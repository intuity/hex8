==> flow/design.v <==
module h8_core (
      input  wire       i_clk
    , input  wire       i_rst
    , output wire [7:0] o_imem_req_addr
    , output wire       o_imem_req_valid
    , input  wire [7:0] i_imem_rsp_data
    , output wire [7:0] o_dmem_req_addr
    , output wire [7:0] o_dmem_req_data
    , output wire       o_dmem_req_write
    , output wire       o_dmem_req_valid
    , input  wire [7:0] i_dmem_rsp_data
);
reg [7:0] pc_fetch_d, pc_fetch_q;
reg       flush_q;
wire [7:0] pc;
wire       valid;
wire [3:0] op, imm_u4;
wire [7:0] imm_u8;
wire       is_ldam, is_ldbm, is_stam, is_ldac, is_ldbc, is_ldap, is_ldai,
           is_ldbi, is_stai, is_br, is_brz, is_brn, is_brb, is_add, is_sub,
           is_pfix;
wire [7:0] op_0, op_1;
wire [7:0] result;
wire       dmem_ld_a, dmem_ld_b, dmem_st_a;
reg        ld_a_pend_q, ld_b_pend_q;
wire       take_branch;
wire [7:0] target_pc;
reg [7:0] areg, areg_d, areg_q,
          breg, breg_d, breg_q;
reg [3:0] pfix_d, pfix_q;
assign pc_fetch_d = take_branch ? target_pc : { pc_fetch_q + 8'd1 };
assign o_imem_req_addr  = pc_fetch_q;
assign o_imem_req_valid = 1'd1;
always @(posedge i_clk, posedge i_rst) begin
    if (i_rst) begin
        pc_fetch_q <= 8'd0;
        flush_q    <= 1'd1;
    end else begin
        pc_fetch_q <= pc_fetch_d;
        flush_q    <= 1'd0;
    end
end
assign pc = pc_fetch_q;
assign valid = !flush_q;
assign {op, imm_u4} = i_imem_rsp_data;
assign imm_u8 = {pfix_q, imm_u4};
assign is_ldam = (op == 4'b0000);
assign is_ldbm = (op == 4'b0001);
assign is_stam = (op == 4'b0010);
assign is_ldac = (op == 4'b0011);
assign is_ldbc = (op == 4'b0100);
assign is_ldap = (op == 4'b0101);
assign is_ldai = (op == 4'b0110);
assign is_ldbi = (op == 4'b0111);
assign is_stai = (op == 4'b1000);
assign is_br   = (op == 4'b1001);
assign is_brz  = (op == 4'b1010);
assign is_brn  = (op == 4'b1011);
assign is_brb  = (op == 4'b1100);
assign is_add  = (op == 4'b1101);
assign is_sub  = (op == 4'b1110);
assign is_pfix = (op == 4'b1111);
assign areg = ld_a_pend_q ? i_dmem_rsp_data : areg_q;
assign breg = ld_b_pend_q ? i_dmem_rsp_data : breg_q;
assign op_0 = (
    (|{is_ldai, is_ldbi, is_stai, is_add, is_sub}) ? areg :
    (|{is_ldap, is_br,   is_brz,  is_brn        }) ? pc
                                                   : 8'd0
);
assign op_1 = (
    (|{is_brb, is_add, is_sub}) ? breg
                                : imm_u8
);
assign result = is_sub ? { op_0 - op_1 }
                       : { op_0 + op_1 };
assign dmem_ld_a = is_ldam || is_ldai;
assign dmem_ld_b = is_ldbm || is_ldbi;
assign dmem_st_a = is_stam || is_stai;
assign o_dmem_req_addr  = result;
assign o_dmem_req_data  = areg;
assign o_dmem_req_write = dmem_st_a;
assign o_dmem_req_valid = valid && |{dmem_ld_a, dmem_ld_b, dmem_st_a};
always @(posedge i_clk, posedge i_rst) begin
    if (i_rst) begin
        ld_a_pend_q <= 'd0;
        ld_b_pend_q <= 'd0;
    end else begin
        ld_a_pend_q <= dmem_ld_a;
        ld_b_pend_q <= dmem_ld_b;
    end
end
assign take_branch = (is_br                   ) ||  
                     (is_brz && (areg == 8'd0)) ||  
                     (is_brn && areg[7]       ) ||  
                     (is_brb                  );    
assign target_pc = is_brb ? breg : result;
assign areg_d = (
    (valid && |{is_ldac, is_ldap, is_add, is_sub}) ? result :
    (ld_a_pend_q                                 ) ? i_dmem_rsp_data
                                                   : areg_q
);
assign breg_d = (
    (valid && is_ldbc) ? result :
    ld_b_pend_q        ? i_dmem_rsp_data
                       : breg_q
);
assign pfix_d = is_pfix ? imm_u4 : 'd0;
always @(posedge i_clk, posedge i_rst) begin
    if (i_rst) begin
        areg_q <= 8'd0;
        breg_q <= 8'd0;
        pfix_q <= 4'd0;
    end else begin
        areg_q <= areg_d;
        breg_q <= breg_d;
        pfix_q <= pfix_d;
    end
end
endmodule : h8_core
Reports on h8_core --
The steps from the RTL of h8_core to its reports follow in flow order. Lines are those of the file above, counted from 1. Operators carry their Yosys type and port widths (W data, S select, Z words). Library cell names are shortened. A cell with - has no value.
Set-up: top module h8_core, clock i_clk, standard-cell library sky130hd, corner tt_025C_1v80

Elaborated design --
Counts by Yosys on the flattened word-level netlist (proc, flatten, opt, wreduce; memories kept). Register bits leave out memories and registers merged into their read ports (data or address); mux counts leave out enables and synchronous resets folded into registers. Print and check cells are left out. Cells with the same type and inputs are merged into one.
Storage and ports: register bits after elaboration 31, input bits 18, output and inout bits 27, elaborated cells 55
Operators by class: $add $sub $neg 3, equality and inequality tests 15, muxes and demuxes 11, reduce/logical cells 19
Operator list (number):
- $mux W8 | 10
- $eq A4 B4 Y1 const B | 8
- $eq A4 B3 Y1 const B | 4
- $eq A4 B2 Y1 const B | 2
- $reduce_or A4 Y1 | 2
- $add A8 B1 Y8 const B | 1
- $add A8 B8 Y8 | 1
- $sub A8 B8 Y8 | 1
- $logic_not A8 Y1 | 1
- $logic_or A1 B1 Y1 | 6
- $reduce_or A3 Y1 | 2
- $logic_and A1 B1 Y1 | 5
- $reduce_or A5 Y1 | 1
- $eq A4 B1 Y1 const B | 1
- $logic_not A4 Y1 | 1
- $mux W4 | 1
- $logic_not A1 Y1 | 1

Logic depth --
Longest topological path by Yosys (ltp), each cell counted once; first at word level (registers and memories cut), then after technology mapping (sequential cells cut; the memories' decode and read muxes count).
Logic depth: depth in word-level cells 8, ABC_AREA 0, mapped depth 15

Netlist --
Source: synth_stat.txt of the flow (Yosys; design flattened, memories mapped). It holds for the ABC_AREA given above (unset counts as 0); a run with the other value may have another netlist. Totals and module areas in this step are rounded.
Cell types:
- dfrtp_1 | number 30, total area 750.72 um2
- mux2i_1 | number 23, total area 230.221 um2
- nand2_1 | number 33, total area 123.869 um2
- xnor2_1 | number 13, total area 113.859 um2
- o21ai_0 | number 20, total area 100.096 um2
- ha_1 | number 7, total area 87.584 um2
- xor2_1 | number 10, total area 87.584 um2
- nor3_1 | number 15, total area 75.072 um2
- inv_1 | number 19, total area 71.318 um2
- mux2_2 | number 6, total area 67.565 um2
- a21oi_1 | number 12, total area 60.058 um2
- nor2_1 | number 14, total area 52.55 um2
- buf_6 | number 4, total area 45.043 um2
- nand3_1 | number 9, total area 45.043 um2
- nand2b_1 | number 7, total area 43.792 um2
- o221ai_1 | number 5, total area 43.792 um2
- xnor2_2 | number 2, total area 32.531 um2
- and2_1 | number 5, total area 31.28 um2
Other cell types: 34; their cells: 50.
Mapped netlist: standard cells after synthesis 284, chip area (Yosys) 2557 um2, mapped flip-flops 31, buffers 9

Worst setup path after synthesis --
Path of least setup slack by OpenSTA after synthesis, without wires, with an ideal clock, recovery checks aside; 20% of the period is set as input and as output delay. Where synthesis merged equal registers, the netlist keeps one of their names.
Path after synthesis: path type input to output, start in i_imem_rsp_data[5], end out o_dmem_req_addr[7], clock period 5350 ps, input delay 1070 ps, external output delay 1070 ps, arrival 3481 ps, required time 4280 ps, setup slack 799 ps, path delay 2411 ps, stages on the path 15, path buffers 1, synthesis period reached 4551 ps
"path delay" = arrival - input delay + setup time. A path that ends at an output port has no setup time. "stages on the path": output pins that drive a net of the path, with the launching flip-flop's if there is one; two outputs of one cell count as two. "synthesis period reached" = period - worst setup slack (recovery checks aside). The figure is calculated, with input and output delays left at 20% of the set period. Between the ends stands the longest chain of elaborated cells between them, by number of cells; it is not shown to be the way that was timed. Of several equally long chains one is given. Each line given opens the expression or statement behind the cell; cells for indexed reads and writes are added by Yosys, which also makes memories of some case tables.
On the way, after synthesis: cell sequence buf_4 > nand2_1 > nand3_1 > nor3_1 > a21oi_1 > nand2_1 > o21ai_0 > xor2_1 > ha_1 > a21o_1 > a21o_1 > a211oi_1 > nand2_1 > xnor2_2 > inv_1, length of the longest elaborated chain 6, elaborated cells on any way between the ends 19, source lines of those cells 15
RTL lines, path after synthesis:
- start, declared | RTL line 6 | , input  wire [7:0] i_imem_rsp_data
- $eq A4 B3 Y1 | RTL line 52 | assign is_ldap = (op == 4'b0101);
- $reduce_or A4 Y1 | RTL line 67 | (|{is_ldap, is_br,   is_brz,  is_brn        }) ? pc
- $mux W8 | RTL line 67
- $mux W8 | RTL line 66 | (|{is_ldai, is_ldbi, is_stai, is_add, is_sub}) ? areg :
- $add A8 B8 Y8 | RTL line 75 | : { op_0 + op_1 };
- $mux W8 | RTL line 74 | assign result = is_sub ? { op_0 - op_1 }
- end, declared | RTL line 7 | , output wire [7:0] o_dmem_req_addr

Worst path after layout --
Path of least setup slack in the final report of entry A (OpenROAD, finished layout, wires in). Where an end is a register, its clock arrival counts in the times. The report prints the path's times to 10 ps; the period is as set.
Path after layout: path type input to output, start in i_dmem_rsp_data[4], end out o_dmem_req_addr[7], clock period 5620 ps, input delay 1120 ps, external output delay 1120 ps, arrival 4350 ps, required time 4500 ps, setup slack 150 ps, stages on the path 14, path buffers 2
Between the ends stands the longest chain of elaborated cells between them, by number of cells; it is not shown to be the way that was timed. Of several equally long chains one is given.
On the way, after layout: cell sequence clkdlybuf4s50_1 > nor2_1 > a21oi_1 > nor3_1 > a211o_1 > xnor2_1 > ha_1 > nand2_1 > nor3_1 > a211oi_1 > nand2_1 > xnor2_2 > inv_1 > clkdlybuf4s50_1, length of the longest elaborated chain 4, elaborated cells on any way between the ends 7
RTL lines, path after layout:
- start, declared | RTL line 11 | , input  wire [7:0] i_dmem_rsp_data
- $mux W8 | RTL line 63 | assign areg = ld_a_pend_q ? i_dmem_rsp_data : areg_q;
- $mux W8 | RTL line 66 | (|{is_ldai, is_ldbi, is_stai, is_add, is_sub}) ? areg :
- $add A8 B8 Y8 | RTL line 75 | : { op_0 + op_1 };
- $mux W8 | RTL line 74 | assign result = is_sub ? { op_0 - op_1 }
- end, declared | RTL line 7 | , output wire [7:0] o_dmem_req_addr

--- measured runs ---
2 stored runs of h8_core in the flow (synthesis by Yosys, layout by OpenROAD, sky130hd cells), in arbitrary order. Constraints: input delay and output delay 20% of the set period each, output load 0.01 pF.
By "achieved period" is meant the clock period of the run minus its worst setup slack. This is arithmetic on one report: input and output delays are still those of the set period (20% each).
"allowed time less slack (worst setup path)" is the time allowed to the run's worst setup path (the clock period less input and output delay, where it has them) less its slack. Clock arrival times count: a late capture clock shortens it, a late launch clock lengthens it.
"total power after layout" is the tool's figure for a default switching activity; nothing was simulated.
"allowed time less slack (worst setup path)" is known to 10 ps.
The measured numbers are rounded.

* Entry A | settings: period_ns 5.62; CORE_UTILIZATION 45; SETUP_SLACK_MARGIN -0.02; PLACE_DENSITY_LB_ADDON 0.02; CTS_CLUSTER_SIZE 33; CTS_CLUSTER_DIAMETER 108; CAP_MARGIN 20; CORE_MARGIN 2; SLEW_MARGIN 20 | results: total power after layout 1.439 mW; die area 6302 um2; utilization after routing 61.2 %; allowed time less slack (worst setup path) 3220 ps; worst path kind input to output; smallest hold slack 625 ps; chip area in the Yosys report 2557 um2; std-cell area (final layout) 3369 um2; setup slack of the worst path 149 ps; achieved period 5471 ps; setup TNS 0 ps
* Entry B | settings: period_ns 4.17; CAP_MARGIN 20; CORE_MARGIN 2; CORE_UTILIZATION 40; SLEW_MARGIN 20 | results: total power after layout 2.301 mW; die area 7049 um2; utilization after routing 65.0 %; allowed time less slack (worst setup path) 2510 ps; worst path kind input to output; smallest hold slack 648 ps; chip area in the Yosys report 2557 um2; std-cell area (final layout) 4079 um2; setup slack of the worst path -3 ps; achieved period 4173 ps; setup TNS -3 ps
--- end ---
